==> flow/design.v <==
module pc_controller(clock, reset, V, C, N, Z, PL, JB, BC, branch_offset, jump_addr, PC);
	input         clock;				 
	input         reset;				 
	input         V;					 
	input         C;					 
	input         N;					 
	input         Z;					 
	input         PL;					 
	input         JB;					 
	input         BC;					 
	input  [15:0] jump_addr;		 
	input  [15:0] branch_offset;	 
	output [15:0] PC;					 
	reg    [15:0] PC;
	wire   [15:0] next_pc;
	wire   [15:0] pc_inc;
	wire	 [15:0] result, PCcarry;
	wire cout, ovout, cout1, ovout1;
	always@(posedge clock) begin
		if(reset)
			PC <= 16'h0000;
		else
			PC <= next_pc;
	end
   assign next_pc = (reset == 1'b1)                           ? 16'h0000           :	 
                    (PL&JB == 1'b1)                           ? jump_addr          :	 
						  (PL&~JB&~Z == 1'b1)										? result				:
                                                                pc_inc;			          
   incrementer PCINC (pc_inc, PC);
	bit16_ripplecarry2 offsetAddition2(result, cout, ovout, PC, branch_offset, 1'b0);    
endmodule
module incrementer (inc_output, inc_input);
   input [15:0] inc_input;
	output [15:0] inc_output;
	wire [16:1] C;
	halfadd HA0 (inc_output[0], C[1], inc_input[0], 1'b1);
	halfadd HA1 (inc_output[1], C[2], inc_input[1], C[1]);
	halfadd HA2 (inc_output[2], C[3], inc_input[2], C[2]);
	halfadd HA3 (inc_output[3], C[4], inc_input[3], C[3]);
	halfadd HA4 (inc_output[4], C[5], inc_input[4], C[4]);
	halfadd HA5 (inc_output[5], C[6], inc_input[5], C[5]);
	halfadd HA6 (inc_output[6], C[7], inc_input[6], C[6]);
	halfadd HA7 (inc_output[7], C[8], inc_input[7], C[7]);
	halfadd HA8 (inc_output[8], C[9], inc_input[8], C[8]);
	halfadd HA9 (inc_output[9], C[10], inc_input[9], C[9]);
	halfadd HA10 (inc_output[10], C[11], inc_input[10], C[10]);
	halfadd HA11 (inc_output[11], C[12], inc_input[11], C[11]);
	halfadd HA12 (inc_output[12], C[13], inc_input[12], C[12]);
	halfadd HA13 (inc_output[13], C[14], inc_input[13], C[13]);
	halfadd HA14 (inc_output[14], C[15], inc_input[14], C[14]);
	halfadd HA15 (inc_output[15], C[16], inc_input[15], C[15]);
endmodule 
module halfadd (S,C,X,Y);
   input X, Y;
	output S, C;
	assign S = X^Y;
	assign C = X&Y;
endmodule
module full_adder2 (sum, cout, a, b, cin);    
	input a, b, cin;
	output sum, cout;
	assign sum = a^b^cin;
	assign cout = a & b | (cin & (a^b));
endmodule
module bit16_ripplecarry2 (sum, cout, overout, a, b, cin);   
	input [15:0] a, b;
	input cin;
	output [15:0] sum;
	output cout;
	output overout;
	wire cout0, cout1, cout2, cout3, cout4, cout5, cout6, cout7, cout8, cout9, cout10, cout11, cout12, cout13, cout14;
	full_adder2 adder0 (sum[0], cout0, a[0], b[0], cin);
	full_adder2 adder1 (sum[1], cout1, a[1], b[1], cout0);
	full_adder2 adder2 (sum[2], cout2, a[2], b[2], cout1);
	full_adder2 adder3 (sum[3], cout3, a[3], b[3], cout2);
	full_adder2 adder4 (sum[4], cout4, a[4], b[4], cout3);
	full_adder2 adder5 (sum[5], cout5, a[5], b[5], cout4);
	full_adder2 adder6 (sum[6], cout6, a[6], b[6], cout5);
	full_adder2 adder7 (sum[7], cout7, a[7], b[7], cout6);
	full_adder2 adder8 (sum[8], cout8, a[8], b[8], cout7);
	full_adder2 adder9 (sum[9], cout9, a[9], b[9], cout8);
	full_adder2 adder10 (sum[10], cout10, a[10], b[10], cout9);
	full_adder2 adder11 (sum[11], cout11, a[11], b[11], cout10);
	full_adder2 adder12 (sum[12], cout12, a[12], b[12], cout11);
	full_adder2 adder13 (sum[13], cout13, a[13], b[13], cout12);
	full_adder2 adder14 (sum[14], cout14, a[14], b[14], cout13);
	full_adder2 adder15 (sum[15], cout, a[15], b[15], cout14);
	assign overout = cout ^ cout14;
endmodule	
Tool chain data of pc_controller
Tool output for the design above, in the order of the flow.
Lines are those of the file above, counted from 1.
Library cell names are shortened.
The mark n/a stands for no value.

inputs
  top = pc_controller
  clock input = clock
  cell library = sky130hd
  timing corner = tt_025C_1v80

Word level
Counts by Yosys on the flattened word-level netlist (proc, flatten, opt, wreduce; memories kept). Register bits leave out memories and registers merged into their read ports (data or address); mux counts leave out enables and synchronous resets folded into registers. Print and check cells are left out. Cells with the same type and inputs are merged into one.

bit counts
  output and inout port bits = 16
  ROM bits = 0
  RAM bits = 0
  elaborated cells = 112
  flip-flop bits (word level) = 16
  clocked read ports x word width = 0
  memories = 0
  bits in latches = 0
  input port bits = 41

operators by class
  eq/ne operators = 0
  mux-type cells = 2
  bitwise gates (word level) = 109
  add/sub/neg operators = 0
  magnitude comparators = 0
  multiply operators = 0
  shifts and indexed selects = 0
  reductions and logical operators = 0
  div/mod/pow operators = 0

operators with widths
  operator           count
  1-bit AND          46
  1-bit bitwise XOR  46
  16-bit 2-to-1 mux  2
  1-bit OR           14
  1-bit NOT          3

Logic depth
Longest topological path by Yosys (ltp), each cell counted once; first at word level (registers and memories cut), then after technology mapping (sequential cells cut; the memories' decode and read muxes count).

logic depth
  word-level depth = 32
  ABC_AREA = 0
  gate-level depth with buffers = 20
  gate-level depth less buffers = 20

Synthesis result
Yosys stat after the flow's synthesis: flattened, memories mapped to cells. It holds for the ABC_AREA given above (unset counts as 0); a run with the other value may have another netlist.

cell types
  cell       count  total area (sq um)
  dfxtp_1    16     320.307
  fa_1       14     280.269
  ha_1       15     187.68
  buf_4      17     127.622
  o221a_2    11     123.869
  inv_1      17     63.811
  a21oi_1    12     60.058
  nor2_1     9      33.782
  mux2i_1    3      30.029
  a2111oi_0  3      26.275
  xnor3_1    1      22.522
  nand2b_1   3      18.768
  buf_6      1      11.261
  o221a_1    1      11.261
  or3b_4     1      11.261
  buf_2      2      10.01
  nor3_2     1      10.01
  or3b_2     1      8.758

Other cell types: 7; their cells: 9.

mapped netlist
  chip area (Yosys) = 1407.6 sq um
  sequential area = 320.3 sq um
  buffer cells = 22
  standard cells after synthesis = 137
  flip-flop cells = 16

By module: a second synthesis without flattening, with its own total; a netlist apart from the flattened one above.

unflattened totals
  cell total of the unflattened synthesis = 110
  area (unflattened synthesis) = 1310.0 sq um

Rows give one instance, submodules left out.

modules
  module              times used  cells  area (sq um)  seq. area (sq um)
  pc_controller       1           76     777.0         320.3
  full_adder2         16          1      20.0          0.0
  halfadd             16          1      12.5          0.0
  bit16_ripplecarry2  1           1      8.8           0.0
  incrementer         1           1      3.8           0.0

Timing after synthesis
Path of least setup slack by OpenSTA after synthesis, without wires, with an ideal clock, recovery checks aside; 20% of the period is set as input and as output delay. Where synthesis merged equal registers, the netlist keeps one of their names.

timing post-synthesis
  kind = input port to flip-flop
  start = input branch_offset[0]
  end = register PC[15]
  arrival time = 9.333 ns
  input delay = 2.780 ns
  slack = 4.494 ns
  clock period = 13.9 ns
  path delay = 6.626 ns
  setup time = 0.073 ns
  buffers on the path = 0
  driving pins on the path = 20
  synthesis period reached = 9.406 ns

"path delay" is the arrival time less input delay plus setup time.
"driving pins on the path": output pins that drive a net of the path, with the launching flip-flop's if there is one; two outputs of one cell count as two.
"synthesis period reached" is the clock period less the worst setup slack; recovery checks do not enter. This is arithmetic on one report: input and output delays are still those of the set period (20% each).
Between the ends stands the longest chain of elaborated cells between them, by number of cells; it is not shown to be the way that was timed. Of several equally long chains one is given.
Each line given opens the expression or statement behind the cell; cells for indexed reads and writes are added by Yosys, which also makes memories of some case tables.

on the way, post-synthesis
  cell sequence = ha_1 > fa_1 > fa_1 > fa_1 > fa_1 > fa_1 > fa_1 > fa_1 > fa_1 > fa_1 > fa_1 > fa_1 > inv_1 > fa_1 > inv_1 > fa_1 > fa_1 > xnor3_1 > o221a_1 > nor3_2
  length of the longest elaborated chain = 32
  elaborated cells on any way between the ends = 32
  RTL lines with such cells = 4

RTL lines, path post-synthesis
  element                 RTL line  RTL
  start: declaration      12        input [15:0] branch_offset;
  1-bit AND (2 in a row)  63        assign cout = a & b | (cin & (a^b));
  1-bit OR                63
  1-bit AND               63
  1-bit OR                63
  1-bit AND               63
  1-bit OR                63
  1-bit AND               63
  (+17 left out)          n/a
  1-bit AND               63
  1-bit OR                63
  1-bit AND               63
  1-bit OR                63
  1-bit bitwise XOR       62        assign sum = a^b^cin;
  16-bit 2-to-1 mux       27        (PL&~JB&~Z == 1'b1) ? result :
  16-bit 2-to-1 mux       26        (PL&JB == 1'b1) ? jump_addr :
  end: assignment         21        PC <= 16'h0000;
  end: assignment         23        PC <= next_pc;
  end: declaration        13        output [15:0] PC;

Path in the finished layout
Path of least setup slack in the final report of record 1 (OpenROAD, finished layout, wires in). Where an end is a register, its clock arrival counts in the times.

timing after layout
  kind = input port to flip-flop
  start = input branch_offset[0]
  end = register PC[15]
  buffers on the path = 1
  clock period = 15.9 ns
  slack = 5.53 ns
  input delay = 3.18 ns
  setup time = 0.07 ns
  driving pins on the path = 21
  arrival time = 10.55 ns

Between the ends stands the longest chain of elaborated cells between them, by number of cells; it is not shown to be the way that was timed. Of several equally long chains one is given.

on the way, after layout
  cell sequence = clkdlybuf4s50_1 > ha_1 > fa_1 > fa_1 > fa_1 > fa_1 > fa_1 > fa_1 > fa_1 > fa_1 > fa_1 > fa_1 > fa_1 > inv_1 > fa_1 > inv_1 > fa_1 > fa_1 > xnor3_1 > o221a_1 > nor3_2
  length of the longest elaborated chain = 32
  elaborated cells on any way between the ends = 32
  RTL lines with such cells = 4

RTL lines, path after layout
  element                 RTL line  RTL
  start: declaration      12        input [15:0] branch_offset;
  1-bit AND (2 in a row)  63        assign cout = a & b | (cin & (a^b));
  1-bit OR                63
  1-bit AND               63
  1-bit OR                63
  1-bit AND               63
  1-bit OR                63
  1-bit AND               63
  (+17 left out)          n/a
  1-bit AND               63
  1-bit OR                63
  1-bit AND               63
  1-bit OR                63
  1-bit bitwise XOR       62        assign sum = a^b^cin;
  16-bit 2-to-1 mux       27        (PL&~JB&~Z == 1'b1) ? result :
  16-bit 2-to-1 mux       26        (PL&JB == 1'b1) ? jump_addr :
  end: assignment         21        PC <= 16'h0000;
  end: assignment         23        PC <= next_pc;
  end: declaration        13        output [15:0] PC;

Hand-over note for pc_controller

Stored flow runs of pc_controller (2 of them; Yosys, OpenROAD, sky130hd). They differ in their settings and are not a sequence. Constraints: input delay and output delay 20% of the set period each, output load 0.01 pF.
"worst setup path time (ns)" means the part of the period allowed to the worst setup path (the constraints hold back 20% at inputs and 20% at outputs) less its slack; where the path has registers, the arrival times of their clocks count too.
"finish__power__total" rests on the timing tool's default activity at the inputs, not on a simulated workload.

settings of record 1
{
  "period_ns": 15.9,
  "CORE_UTILIZATION": 26,
  "PLACE_DENSITY_LB_ADDON": 0.28,
  "CORE_MARGIN": 10,
  "CELL_PAD_IN_SITES_DETAIL_PLACEMENT": 2,
  "GPL_TIMING_DRIVEN": 0,
  "GPL_ROUTABILITY_DRIVEN": 0,
  "CTS_CLUSTER_DIAMETER": 219,
  "SLEW_MARGIN": 15,
  "MAX_ROUTING_LAYER": "met5",
  "CAP_MARGIN": 20
}
report of record 1
yosys chip area after synthesis (um^2): 1407.6
finish__design__die__area: 8757.2
finish__design__instance__area__stdcell: 2047.0
finish__design__instance__utilization: 0.3957
finish__timing__setup__ws: 5.526
finish__timing__setup__tns: 0.000
finish__timing__hold__ws: 0.601
finish__power__total: 1.329e-04
worst setup path time (ns): 7.19
worst setup path kind: input port to flip-flop

settings of record 2
{
  "period_ns": 17.3,
  "CORE_UTILIZATION": 65,
  "SETUP_SLACK_MARGIN": -1.45,
  "PLACE_DENSITY_LB_ADDON": 0.23,
  "CORE_MARGIN": 3,
  "CELL_PAD_IN_SITES_GLOBAL_PLACEMENT": 3,
  "ABC_AREA": 1,
  "SLEW_MARGIN": 40,
  "MAX_ROUTING_LAYER": "met5",
  "CAP_MARGIN": 20
}
report of record 2: did not finish, place, FLW-0024

End of note.
